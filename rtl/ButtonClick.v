==> flow/design.v <==
`timescale 1ns / 100ps
module ButtonClick (
   input wire clk ,
   input reg [3:0] Button ,        
   input reg [1:0] STATE ,
   input wire LT ,
   input wire [7:0] q ,            
   input wire reset,               
   output reg [15:0] SCORE ,       
   output reg [3:0] LED            
   ) ;  
   parameter [1:0] S0 = 2'b00 ;    
   parameter [1:0] S1 = 2'b01 ;    
   parameter [1:0] S2 = 2'b10 ;    
   parameter [1:0] S3 = 2'b11 ;    
   integer k ;
   always @(posedge clk) begin
      if(reset) LED <= 4'b0000;
      case(STATE)
         S0: begin                                     
            SCORE= 16'b0000_0000_0000_0000;            
            LED<= 4'b0000;                             
         end  
         S1: begin                                                                                                                   
            if (LT) begin                                                                                                            
               LED[3] <= q[3];                                                                                                       
               LED[2] <= q[2];                                                                                                       
               LED[1] <= q[1];                                                                                                       
               LED[0] <= q[0];                                                                                                       
            end  
            for(k = 0; k < 4; k = k+1) begin                                                                                         
               if (Button[k] && LED[k])begin                                                                                         
                  LED[k] <= 1'b0;                                                                                                    
                  SCORE[3:0] = SCORE[3:0] + 4'b0001;                                                                                 
               end  
             end  
            if (SCORE[3:0] >= 4'b1010)begin                                                                                          
               SCORE[7:4]=SCORE[7:4] + 4'b0001;                                                                                      
               SCORE[3:0] =SCORE[3:0] - 4'b1010;                                                                                     
            end  
            else if (SCORE[7:4] >= 4'b1010)begin                                                                                     
               SCORE[11:8]=SCORE[11:8] +4'b0001;                                                                                     
               SCORE[7:4] =SCORE[7:4] - 4'b1010;                                                                                     
            end  
            else if (SCORE[11:8] >= 4'b1010)begin                                                                                    
               SCORE[15:12]=SCORE[15:12] +4'b0001;                                                                                   
               SCORE[11:8] =SCORE[11:8] - 4'b1010;                                                                                   
            end  
            if(SCORE[15:12]== 4'b1010) SCORE= 16'b0000_0000_0000_0000;  
         end  
         S2: begin                                      
             LED<= 4'b0000;                             
         end  
      endcase
   end  
endmodule
Step by step through the tools: ButtonClick
The steps from the RTL of ButtonClick to its reports follow in flow order.
Line numbers count from 1 in the design file above.
Operators carry their Yosys type and port widths (W data, S select, Z words).
Library cell names are shortened.
The mark n/a stands for no value.
Design
  top module: ButtonClick
  clock: clk
  standard-cell library: sky130hd
  corner: tt_025C_1v80

After elaboration
Source: Yosys, flattened and elaborated, memories not mapped. Widths are those after wreduce. Registers that Yosys merges into a memory's read port (data or address) are not register bits. Print and check cells do not count. Equal cells are merged and count once.
Word-level totals
  bits of input ports: 17
  register bits after elaboration: 20
  word-level cells: 67
Cells by class
  add/sub/neg operators: 10
  muxes and demuxes: 35
  eq/ne operators: 6
  reductions and logical operators: 9
  $lt $le $gt $ge: 3
Operator list (number)
  $mux W4: 15
  $pmux W16 S2: 1
  $add A4 B1 Y4 const B: 7
  $mux W16: 1
  $mux W8: 2
  $sub A4 B4 Y4 const B: 3
  $ge A4 B4 Y1 const B: 3
  $mux W1: 12
  $ne A4 B4 Y1 const B: 2
  $pmux W1 S2: 4
  $logic_and A1 B1 Y1: 4
  $eq A4 B4 Y1 const B: 1
  $ne A3 B3 Y1 const B: 1
  $reduce_and A3 Y1: 1
  $eq A2 B1 Y1 const B: 1
  $eq A2 B2 Y1 const B: 1
  $logic_not A2 Y1: 1
  $reduce_and A2 Y1: 1
  $reduce_bool A2 Y1: 1
  $reduce_or A2 Y1: 1

Logic depth
Longest topological path by Yosys (ltp), each cell counted once; first at word level (registers and memories cut), then after technology mapping (sequential cells cut; the memories' decode and read muxes count).
Logic depth
  depth in word-level cells: 18
  ABC_AREA: 0
  gate-level depth with buffers: 21

Mapped cells and area
The flow's flattened synthesis, as Yosys stat reports it; memories are mapped. The netlist is that of the ABC_AREA named above (0 if unset); the other value can give another one.
Cell types
  edfxtp_1: number 16, area in all 480.461 µm²
  ha_1: number 14, area in all 175.168 µm²
  xnor2_1: number 10, area in all 87.584 µm²
  dfxtp_1: number 4, area in all 80.077 µm²
  nand3_1: number 16, area in all 80.077 µm²
  nor3_1: number 11, area in all 55.053 µm²
  xor2_1: number 6, area in all 52.55 µm²
  inv_1: number 13, area in all 48.797 µm²
  nor2_1: number 13, area in all 48.797 µm²
  nand2_1: number 12, area in all 45.043 µm²
  o21ai_0: number 9, area in all 45.043 µm²
  a21boi_0: number 5, area in all 37.536 µm²
  nor4_2: number 3, area in all 37.536 µm²
  xnor2_2: number 2, area in all 32.531 µm²
  nor2b_1: number 5, area in all 31.28 µm²
  a21oi_1: number 6, area in all 30.029 µm²
  a32oi_4: number 1, area in all 27.526 µm²
  xnor2_4: number 1, area in all 27.526 µm²
Not listed: further types 33, cells in them 38.
Mapped netlist
  buffer cells: 3
  mapped area: 1793.0 µm²
  flip-flop cells: 20
  sequential part of the area: 560.5 µm²
  cell count: 185

Worst setup path after synthesis
Path of least setup slack by OpenSTA after synthesis, without wires, with an ideal clock, recovery checks aside; 20% of the period is set as input and as output delay. Where synthesis merged equal registers, the netlist keeps one of their names.
Timing after synthesis
  kind: input to register
  from: input Button[0]
  to: register (no name shown)
  required time: 4.582 ns
  setup slack: 0.541 ns
  clock period: 4.89 ns
  arrival: 4.042 ns
  launch time at the first pin: 0.978 ns
  stages on the path: 19
  path delay: 3.372 ns
  path buffers: 2
  synthesis period reached: 4.349 ns
"path delay" = arrival - input delay + setup time.
"stages on the path": output pins that drive a net of the path, with the launching flip-flop's if there is one; two outputs of one cell count as two.
"synthesis period reached" is the clock period less the worst setup slack; recovery checks do not enter. This is arithmetic on one report: input and output delays are still those of the set period (20% each).
The rows between start and end are the longest chain of elaborated cells between them; the timing report does not say that the signal goes this way. Where chains are equally long, one stands for them.
Each line given opens the expression or statement behind the cell; cells for indexed reads and writes are added by Yosys, which also makes memories of some case tables.
Only ways into the end's enable, where the timed path ends, are counted here.
Between the ends, after synthesis
  cell sequence: and2_4 > xnor2_4 > inv_1 > ha_1 > nor2_1 > a21oi_1 > ha_1 > nor2_1 > a221o_1 > inv_1 > ha_1 > nand2_1 > xnor2_1 > and2_0 > clkbuf_4 > o21ai_2 > a32oi_4 > buf_6 > o21a_1
  cells in the longest elaborated chain: 18
  elaborated cells on any way between the ends: 19
  RTL lines with such cells: 5
  classes of those cells: 3 x add/sub; 1 x compare; 3 x eq/ne; 10 x mux; 2 x reduce/logical
RTL lines, path after synthesis
  start: declaration: line 4  | input reg [3:0] Button ,
  $logic_and A1 B1 Y1: line 32  | if (Button[k] && LED[k])begin
  $mux W4: line 32
  $mux W4: line 19  | case(STATE)
  $add A4 B1 Y4: line 34
  $mux W4: line 32
  $mux W4: line 19
  $add A4 B1 Y4: line 34
  [... 4 more ...]
  $mux W4: line 19
  $ge A4 B4 Y1: line 37
  $mux W8: line 37
  $mux W8: line 19
  $eq A4 B4 Y1: line 49
  $ne A4 B4 Y1
  $reduce_and A3 Y1
  end: assignment: line 42
  end: assignment: line 47
  end: declaration: line 9

Timing after layout
From the final timing report of flow run B: the path of least setup slack in the routed layout; clock arrival at registers is part of the times.
Timing after layout
  kind: input to register
  from: input Button[0]
  to: register (no name shown)
  path buffers: 3
  arrival: 4.14 ns
  launch time at the first pin: 0.90 ns
  clock period: 4.48 ns
  setup slack: 0.32 ns
  required time: 4.46 ns
  stages on the path: 17
The rows between start and end are the longest chain of elaborated cells between them; the timing report does not say that the signal goes this way. Where chains are equally long, one stands for them.
Only ways into the end's enable, where the timed path ends, are counted here.
Between the ends, after layout
  cell sequence: buf_8 > and2_4 > xnor2_4 > inv_2 > ha_4 > nor2_4 > a21oi_2 > ha_1 > nor2_1 > a221o_1 > buf_6 > nor4_4 > xor3_4 > o211ai_4 > a32oi_4 > buf_6 > o21a_4
  cells in the longest elaborated chain: 18
  elaborated cells on any way between the ends: 19
  RTL lines with such cells: 5
  classes of those cells: 3 x add/sub; 1 x compare; 3 x eq/ne; 10 x mux; 2 x reduce/logical
RTL lines, path after layout
  start: declaration: line 4  | input reg [3:0] Button ,
  $logic_and A1 B1 Y1: line 32  | if (Button[k] && LED[k])begin
  $mux W4: line 32
  $mux W4: line 19  | case(STATE)
  $add A4 B1 Y4: line 34
  $mux W4: line 32
  $mux W4: line 19
  $add A4 B1 Y4: line 34
  [... 4 more ...]
  $mux W4: line 19
  $ge A4 B4 Y1: line 37
  $mux W8: line 37
  $mux W8: line 19
  $eq A4 B4 Y1: line 49
  $ne A4 B4 Y1
  $reduce_and A3 Y1
  end: assignment: line 42
  end: assignment: line 47
  end: declaration: line 9

Wiki page: ButtonClick / flow data

Below are 2 stored runs of the flow (Yosys, OpenROAD; platform sky130hd) on ButtonClick, each with its settings and what was measured, unordered. Constraints: input delay and output delay 20% of the set period each, output load 0.01 pF.
"achieved clock period (ns)" is the run's clock period less its worst setup slack. It is reckoned from that one timing run; input and output delays stay at 20% of the period that was set.
"worst setup path time (ns)" means the part of the period allowed to the worst setup path (the constraints hold back 20% at inputs and 20% at outputs) less its slack; where the path has registers, the arrival times of their clocks count too.
"finish__power__total": no workload was simulated; the value follows from the tool's default switching activity.

Flow files of flow run A
==> flow/run.sh <==
#!/bin/bash
# the make line also repeats the synthesis and layout settings of config.mk as NAME=value (left out here)
make -C /OpenROAD-flow-scripts/flow DESIGN_CONFIG=/design/flow/config.mk WORK_HOME=/design/flow/orfs CLKGATE_MAP_FILE= finish
==> flow/config.mk <==
export PLATFORM = sky130hd
export DESIGN_NAME = ButtonClick
export DESIGN_NICKNAME = ButtonClick
export VERILOG_FILES = /design/flow/design.v
export SDC_FILE = /design/flow/constraint.sdc
export NUM_CORES = 4
export LEC_CHECK = 0
export CAP_MARGIN = 0
export CORE_MARGIN = 2
export CORE_UTILIZATION = 71
export CTS_CLUSTER_DIAMETER = 161
export CTS_CLUSTER_SIZE = 80
export GPL_ROUTABILITY_DRIVEN = 0
export MIN_ROUTING_LAYER = met1
export PLACE_DENSITY_LB_ADDON = 0.14
export SETUP_SLACK_MARGIN = -0.21
export SLEW_MARGIN = 20
==> flow/constraint.sdc <==
create_clock -name core_clock -period 3.03 [get_ports {clk}]
set_input_delay 0.6060 -clock core_clock [delete_from_list [all_inputs] [get_ports {clk}]]
set_output_delay 0.6060 -clock core_clock [all_outputs]
set_load 0.01 [all_outputs]

report of flow run A: did not finish, place, DPL-0038

Flow files of flow run B
==> flow/run.sh <==
#!/bin/bash
# the make line also repeats the synthesis and layout settings of config.mk as NAME=value (left out here)
make -C /OpenROAD-flow-scripts/flow DESIGN_CONFIG=/design/flow/config.mk WORK_HOME=/design/flow/orfs CLKGATE_MAP_FILE= finish
==> flow/config.mk <==
export PLATFORM = sky130hd
export DESIGN_NAME = ButtonClick
export DESIGN_NICKNAME = ButtonClick
export VERILOG_FILES = /design/flow/design.v
export SDC_FILE = /design/flow/constraint.sdc
export NUM_CORES = 4
export LEC_CHECK = 0
export CAP_MARGIN = 20
export CELL_PAD_IN_SITES_GLOBAL_PLACEMENT = 3
export CORE_ASPECT_RATIO = 0.55
export CORE_MARGIN = 2
export CORE_UTILIZATION = 15
export GPL_ROUTABILITY_DRIVEN = 0
export GPL_TIMING_DRIVEN = 0
export HOLD_SLACK_MARGIN = 0.19
export MIN_ROUTING_LAYER = met1
export PLACE_DENSITY_LB_ADDON = 0.0
export SETUP_SLACK_MARGIN = 0.26
export SLEW_MARGIN = 20
==> flow/constraint.sdc <==
create_clock -name core_clock -period 4.48 [get_ports {clk}]
set_input_delay 0.8960 -clock core_clock [delete_from_list [all_inputs] [get_ports {clk}]]
set_output_delay 0.8960 -clock core_clock [all_outputs]
set_load 0.01 [all_outputs]

report of flow run B
yosys chip area after synthesis (um^2): 1793.0
finish__design__die__area: 12882.8
finish__design__instance__area__stdcell: 2700.1
finish__design__instance__utilization: 0.2333
finish__timing__setup__ws: 0.319
finish__timing__setup__tns: 0.000
finish__timing__hold__ws: 0.636
finish__power__total: 6.590e-04
achieved clock period (ns): 4.161
worst setup path time (ns): 3.26
worst setup path kind: input to register
